==> flow/design.v <==
module detect_module 
(
    CLK, RSTn,
	 RX_Pin_In,
	 H2L_Sig
);
    input CLK;
	 input RSTn;
	 input RX_Pin_In;
	 output H2L_Sig;
	 reg H2L_F1;
	 reg H2L_F2;
	 always @ ( posedge CLK or negedge RSTn )
	     if( !RSTn )
		      begin
				    H2L_F1 <= 1'b1;
					 H2L_F2 <= 1'b1;
				end
		  else
		      begin
				    H2L_F1 <= RX_Pin_In;
					 H2L_F2 <= H2L_F1;
				end
	assign H2L_Sig = H2L_F2 & !H2L_F1;
endmodule
module rx_bps_module
(
    CLK, RSTn,
	 Count_Sig, 
	 BPS_CLK
);
    input CLK;
	 input RSTn;
	 input Count_Sig;
	 output BPS_CLK;
	 reg [11:0]Count_BPS;
	 always @ ( posedge CLK or negedge RSTn )
	    if( !RSTn )
		     Count_BPS <= 12'd0;
		 else if( Count_BPS == 12'd1735 )
		     Count_BPS <= 12'd0;
		 else if( Count_Sig )
		     Count_BPS <= Count_BPS + 1'b1;
		 else
		     Count_BPS <= 12'd0;
    assign BPS_CLK = ( Count_BPS == 12'd868 ) ? 1'b1 : 1'b0;
endmodule
module rx_control_module
(
    CLK, RSTn,
	 H2L_Sig, RX_Pin_In, BPS_CLK, RX_En_Sig,
    Count_Sig, RX_Data, RX_Done_Sig
);
    input CLK;
	 input RSTn;
	 input H2L_Sig;
	 input RX_En_Sig;
	 input RX_Pin_In;
	 input BPS_CLK;
	 output Count_Sig;
	 output [7:0]RX_Data;
	 output RX_Done_Sig;
	 reg [3:0]i;
	 reg [7:0]rData;
	 reg isCount;
	 reg isDone;
	 always @ ( posedge CLK or negedge RSTn )
	     if( !RSTn )
		      begin 
		          i <= 4'd0;
					 rData <= 8'd0;
					 isCount <= 1'b0;
					 isDone <= 1'b0;	 
				end
		  else if( RX_En_Sig )
		      case ( i )
			       4'd0 :
					 if( H2L_Sig ) begin i <= i + 1'b1; isCount <= 1'b1; end
					 4'd1 : 
					 if( BPS_CLK ) begin i <= i + 1'b1; end
					 4'd2, 4'd3, 4'd4, 4'd5, 4'd6, 4'd7, 4'd8, 4'd9 :
					 if( BPS_CLK ) begin i <= i + 1'b1; rData[ i - 2 ] <= RX_Pin_In; end
					 4'd10 :
					 if( BPS_CLK ) begin i <= i + 1'b1; end
					 4'd11 :
					 if( BPS_CLK ) begin i <= i + 1'b1; end
					 4'd12 :
					 begin i <= i + 1'b1; isDone <= 1'b1; isCount <= 1'b0; end
					 4'd13 :
					 begin i <= 4'd0; isDone <= 1'b0; end
				endcase
	 assign Count_Sig = isCount;
	 assign RX_Data = rData;
	 assign RX_Done_Sig = isDone;
endmodule
module rx_module
(
    CLK, RSTn,
    RX_Pin_In, RX_En_Sig,
	 RX_Done_Sig, RX_Data
);
   input CLK;
	 input RSTn;
	 input RX_Pin_In;
	 input RX_En_Sig;
	 output [7:0]RX_Data;
	 output RX_Done_Sig;
	 wire H2L_Sig;
	 detect_module U1
	 (
	     .CLK( CLK ),
		  .RSTn( RSTn ),
		  .RX_Pin_In( RX_Pin_In ),     
		  .H2L_Sig( H2L_Sig )          
	 );
	 wire BPS_CLK;
	wire Count_Sig; 
	 rx_bps_module U2
	 (
	     .CLK( CLK ),
		  .RSTn( RSTn ),
		  .Count_Sig( Count_Sig ),    
		  .BPS_CLK( BPS_CLK )         
	 );
	 rx_control_module U3
	 (
	     .CLK( CLK ),
		  .RSTn( RSTn ),
		  .H2L_Sig( H2L_Sig ),       
		  .RX_En_Sig( RX_En_Sig ),   
		  .RX_Pin_In( RX_Pin_In ),   
		  .BPS_CLK( BPS_CLK ),       
		  .Count_Sig( Count_Sig ),     
		  .RX_Data( RX_Data ),         
		  .RX_Done_Sig( RX_Done_Sig )  
	 );
endmodule
* Reports on rx_module
Tool output for the design above, in the order of the flow.
Lines are those of the file above, counted from 1.
Cell names lack the library's common part.
Not given: --
- Design top :: rx_module
- Clock port :: CLK
- Library :: sky130hd
- Timing corner :: tt_025C_1v80

* Word-level counts
Counts by Yosys on the flattened word-level netlist (proc, flatten, opt, wreduce; memories kept). Register bits leave out memories and registers merged into their read ports (data or address). Print and check cells are left out. Cells with the same type and inputs are merged into one.
- Register bits after elaboration :: 28
- Bits of input ports :: 4
- Output and inout bits :: 9
- $add $sub $neg :: 4
- Equality and inequality tests :: 17
- Shifts and indexed selects :: 2
- Muxes and demuxes :: 9
- Bitwise gates (word level) :: 4
- Reduce/logical cells :: 11
** Operators by type and width (number)
- 1-bit by 33-bit variable shift with 8-bit output :: 1
- 1-bit by 33-bit variable shift with 8-bit output (first input constant) :: 1
- 32-bit negator with 33-bit output :: 1
- 4-bit equality test (second input constant) :: 6
- 12-bit 2-to-1 mux :: 2
- 4-bit by 3-bit equality test with 1-bit output (second input constant) :: 4
- 4-bit case mux with 4-bit select :: 1
- 12-bit by 1-bit adder with 12-bit output (second input constant) :: 1
- 12-bit by 10-bit equality test with 1-bit output (second input constant) :: 1
- 12-bit by 11-bit equality test with 1-bit output (second input constant) :: 1
- 11-bit OR reduction :: 1
- 4-bit by 2-bit equality test with 1-bit output (second input constant) :: 2
- 8-bit bitwise AND :: 1
- 8-bit bitwise OR :: 1
- 8-bit inverter :: 1
- 8-bit OR reduction :: 1
- 4-bit 2-to-1 mux :: 2
- 7-bit nonzero test :: 1
- 3-bit AND reduction :: 2
- 4-bit by 2-bit subtractor with 5-bit output (second input constant) :: 1
- 2-bit nonzero test :: 2
- 4-bit by 1-bit adder with 4-bit output (second input constant) :: 1
- 4-bit by 1-bit equality test with 1-bit output (second input constant) :: 1
- 4-bit zero test :: 1
- 4-bit AND reduction :: 1
- 1-bit case mux with 2-bit select :: 2
- 2-bit by 1-bit inequality test with 1-bit output (second input constant) :: 1
- 2-bit inequality test (second input constant) :: 1
Other operator kinds: 4; their cells: 5.

* Depth
Yosys ltp: most cells in a row. Word level: on the elaborated netlist, between registers, memories and ports. Mapped: between sequential cells and ports; inverters and the memories' decode and read muxes count.
- Depth in word-level cells :: 6
- ABC_AREA :: 0
- Mapped depth :: 13

* Synthesis result
Yosys stat after the flow's synthesis: flattened, memories mapped to cells. It holds for the ABC_AREA given above (unset counts as 0); a run with the other value may have another netlist.
** Cell types (number)
- dfrtp_1 :: 26
- ha_1 :: 16
- mux2_1 :: 10
- nor2_1 :: 21
- xnor2_1 :: 9
- nand3_1 :: 12
- dfstp_2 :: 2
- xor2_1 :: 6
- nand2_1 :: 13
- inv_1 :: 12
- a31oi_1 :: 6
- nand4_1 :: 6
- nor4bb_1 :: 3
- nand4bb_4 :: 1
- nor3_1 :: 5
- nand4_4 :: 1
- nor4_4 :: 1
- o21ai_0 :: 4
Other cell types: 19; their cells: 29.
- Cells in the netlist :: 183
- Cell area after synthesis :: 1799.2 sq um
- Sequential area :: 703.2 sq um
- Flip-flops :: 28
- Buffer cells :: 6
The figures by module come from a second, unflattened synthesis with its own total; it is not the netlist above.
- Cell total of the unflattened synthesis :: 191
- Area (unflattened synthesis) :: 1859.3 sq um
Rows give one instance, submodules left out.
** Modules
- rx_control_module :: times used 1, cells 120, area 1128.6 sq um, seq. area 350.3 sq um
- rx_bps_module :: times used 1, cells 68, area 664.4 sq um, seq. area 300.3 sq um
- detect_module :: times used 1, cells 3, area 66.3 sq um, seq. area 52.6 sq um
- rx_module :: times used 1, cells 0, area 0.0 sq um, seq. area 0.0 sq um

* Path before layout
Path of least setup slack by OpenSTA after synthesis, without wires, with an ideal clock, recovery checks aside; 20% of the period is set as input and as output delay. Where synthesis merged equal registers, the netlist keeps one of their names.
- Kind :: register to register
- Start :: register U3.i[1]
- End :: register U3.rData[6]
- Period :: 4330 ps
- Library setup time :: 128 ps
- Time at the first pin :: 0 ps
- Arrival :: 2853 ps
- Setup slack :: 1350 ps
- Path delay :: 2981 ps
- Stages :: 14
- Period reached after synthesis :: 2980 ps
"path delay" = arrival - input delay + setup time.
"stages": output pins that drive a net of the path, with the launching flip-flop's if there is one; two outputs of one cell count as two.
"period reached after synthesis" = period - worst setup slack (recovery checks aside). The figure is calculated, with input and output delays left at 20% of the set period.
The rows between start and end are the longest chain of elaborated cells between them; the timing report does not say that the signal goes this way. Where chains are equally long, one stands for them.
Each line given opens the expression or statement behind the cell; cells for indexed reads and writes are added by Yosys, which also makes memories of some case tables.
A register here has more assigning lines than the two given.
Lines with a computed index may be missing from the assigning lines.
- Path through :: dfrtp_1 inv_1 ha_1 xnor2_1 buf_2 nand3_1 inv_1 nand2_1 ha_1 nor4bb_1 nand4_1 nand2b_1 nor4_1 mux2_1
- Length of the longest elaborated chain :: 6
- Elaborated cells on any way between the ends :: 17
- RTL lines with such cells :: 2
- Classes of those cells :: 2 x add/sub; 8 x eq/ne; 2 x shift; 3 x logic; 2 x reduce/logical
** Ends and longest elaborated chain, after synthesis
- start: declaration :: RTL line 63 : reg [3:0]i;
- start: assignment :: RTL line 80 : if( BPS_CLK ) begin i <= i + 1'b1; end
- start: assignment :: RTL line 82 : if( BPS_CLK ) begin i <= i + 1'b1; rData[ i - 2 ] <= RX_Pin_In; end
- 4-bit by 2-bit subtractor with 5-bit output :: RTL line 82
- 32-bit negator with 33-bit output :: RTL line 82
- 1-bit by 33-bit variable shift with 8-bit output :: RTL line 82
- 8-bit inverter :: RTL line 82
- 8-bit bitwise AND :: RTL line 82
- 8-bit bitwise OR :: RTL line 82
- end: assignment :: RTL line 71 : rData <= 8'd0;
- end: declaration :: RTL line 64 : reg [7:0]rData;

* Timing after layout
From the final timing report of run B: the path of least setup slack in the routed layout; clock arrival at registers is part of the times.
The report prints the path's times to 10 ps; the period is as set.
- Kind :: register to register
- Start :: register U3.i[2]
- End :: register U3.rData[4]
- Period :: 1940 ps
- Library setup time :: 110 ps
- Time at the first pin :: 260 ps
- Arrival :: 2830 ps
- Setup slack :: -730 ps
- Stages :: 12
The rows between start and end are the longest chain of elaborated cells between them; the timing report does not say that the signal goes this way. Where chains are equally long, one stands for them.
A register here has more assigning lines than the two given.
Lines with a computed index may be missing from the assigning lines.
- Path through :: dfrtp_1 inv_2 ha_4 xnor2_4 buf_6 nand3_2 ha_4 nor4bb_4 nand4_1 buf_6 nor4_4 mux2_4
- Length of the longest elaborated chain :: 6
- Elaborated cells on any way between the ends :: 17
- RTL lines with such cells :: 2
- Classes of those cells :: 2 x add/sub; 8 x eq/ne; 2 x shift; 3 x logic; 2 x reduce/logical
** Ends and longest elaborated chain, post-layout
- start: declaration :: RTL line 63 : reg [3:0]i;
- start: assignment :: RTL line 80 : if( BPS_CLK ) begin i <= i + 1'b1; end
- start: assignment :: RTL line 82 : if( BPS_CLK ) begin i <= i + 1'b1; rData[ i - 2 ] <= RX_Pin_In; end
- 4-bit by 2-bit subtractor with 5-bit output :: RTL line 82
- 32-bit negator with 33-bit output :: RTL line 82
- 1-bit by 33-bit variable shift with 8-bit output :: RTL line 82
- 8-bit inverter :: RTL line 82
- 8-bit bitwise AND :: RTL line 82
- 8-bit bitwise OR :: RTL line 82
- end: assignment :: RTL line 71 : rData <= 8'd0;
- end: declaration :: RTL line 64 : reg [7:0]rData;

Wiki page: rx_module / flow data

Measured data: module rx_module, platform sky130hd, 2 stored runs of the flow under differing settings, order arbitrary. Input and output delays are each 20% of the period that was set; the output load is 0.01 pF.
"total power of the final layout" is the tool's figure for a default switching activity; nothing was simulated.

** Run A
- Settings :: period_ns=2.76; CORE_UTILIZATION=69; SETUP_SLACK_MARGIN=0.26; PLACE_DENSITY_LB_ADDON=0.17; TNS_END_PERCENT=80; GPL_ROUTABILITY_DRIVEN=1; CTS_CLUSTER_SIZE=90; CAP_MARGIN=15; SLEW_MARGIN=25; CORE_MARGIN=2
- Outcome :: not finished: routing ended with error GRT-0232

** Run B
- Settings :: period_ns=1.94; CORE_UTILIZATION=15; PLACE_DENSITY_LB_ADDON=0.19; HOLD_SLACK_MARGIN=-0.04; CELL_PAD_IN_SITES_DETAIL_PLACEMENT=0; TNS_END_PERCENT=85; SLEW_MARGIN=0; CAP_MARGIN=20; CORE_MARGIN=2
- Area of the synthesized netlist :: 1799.2 sq um
- Die footprint :: 12886.8 sq um
- Standard-cell area after layout :: 2904.0 sq um
- Worst setup slack after layout :: -731 ps
- Post-route worst hold slack :: 381 ps
- Total power of the final layout :: 1.149 mW
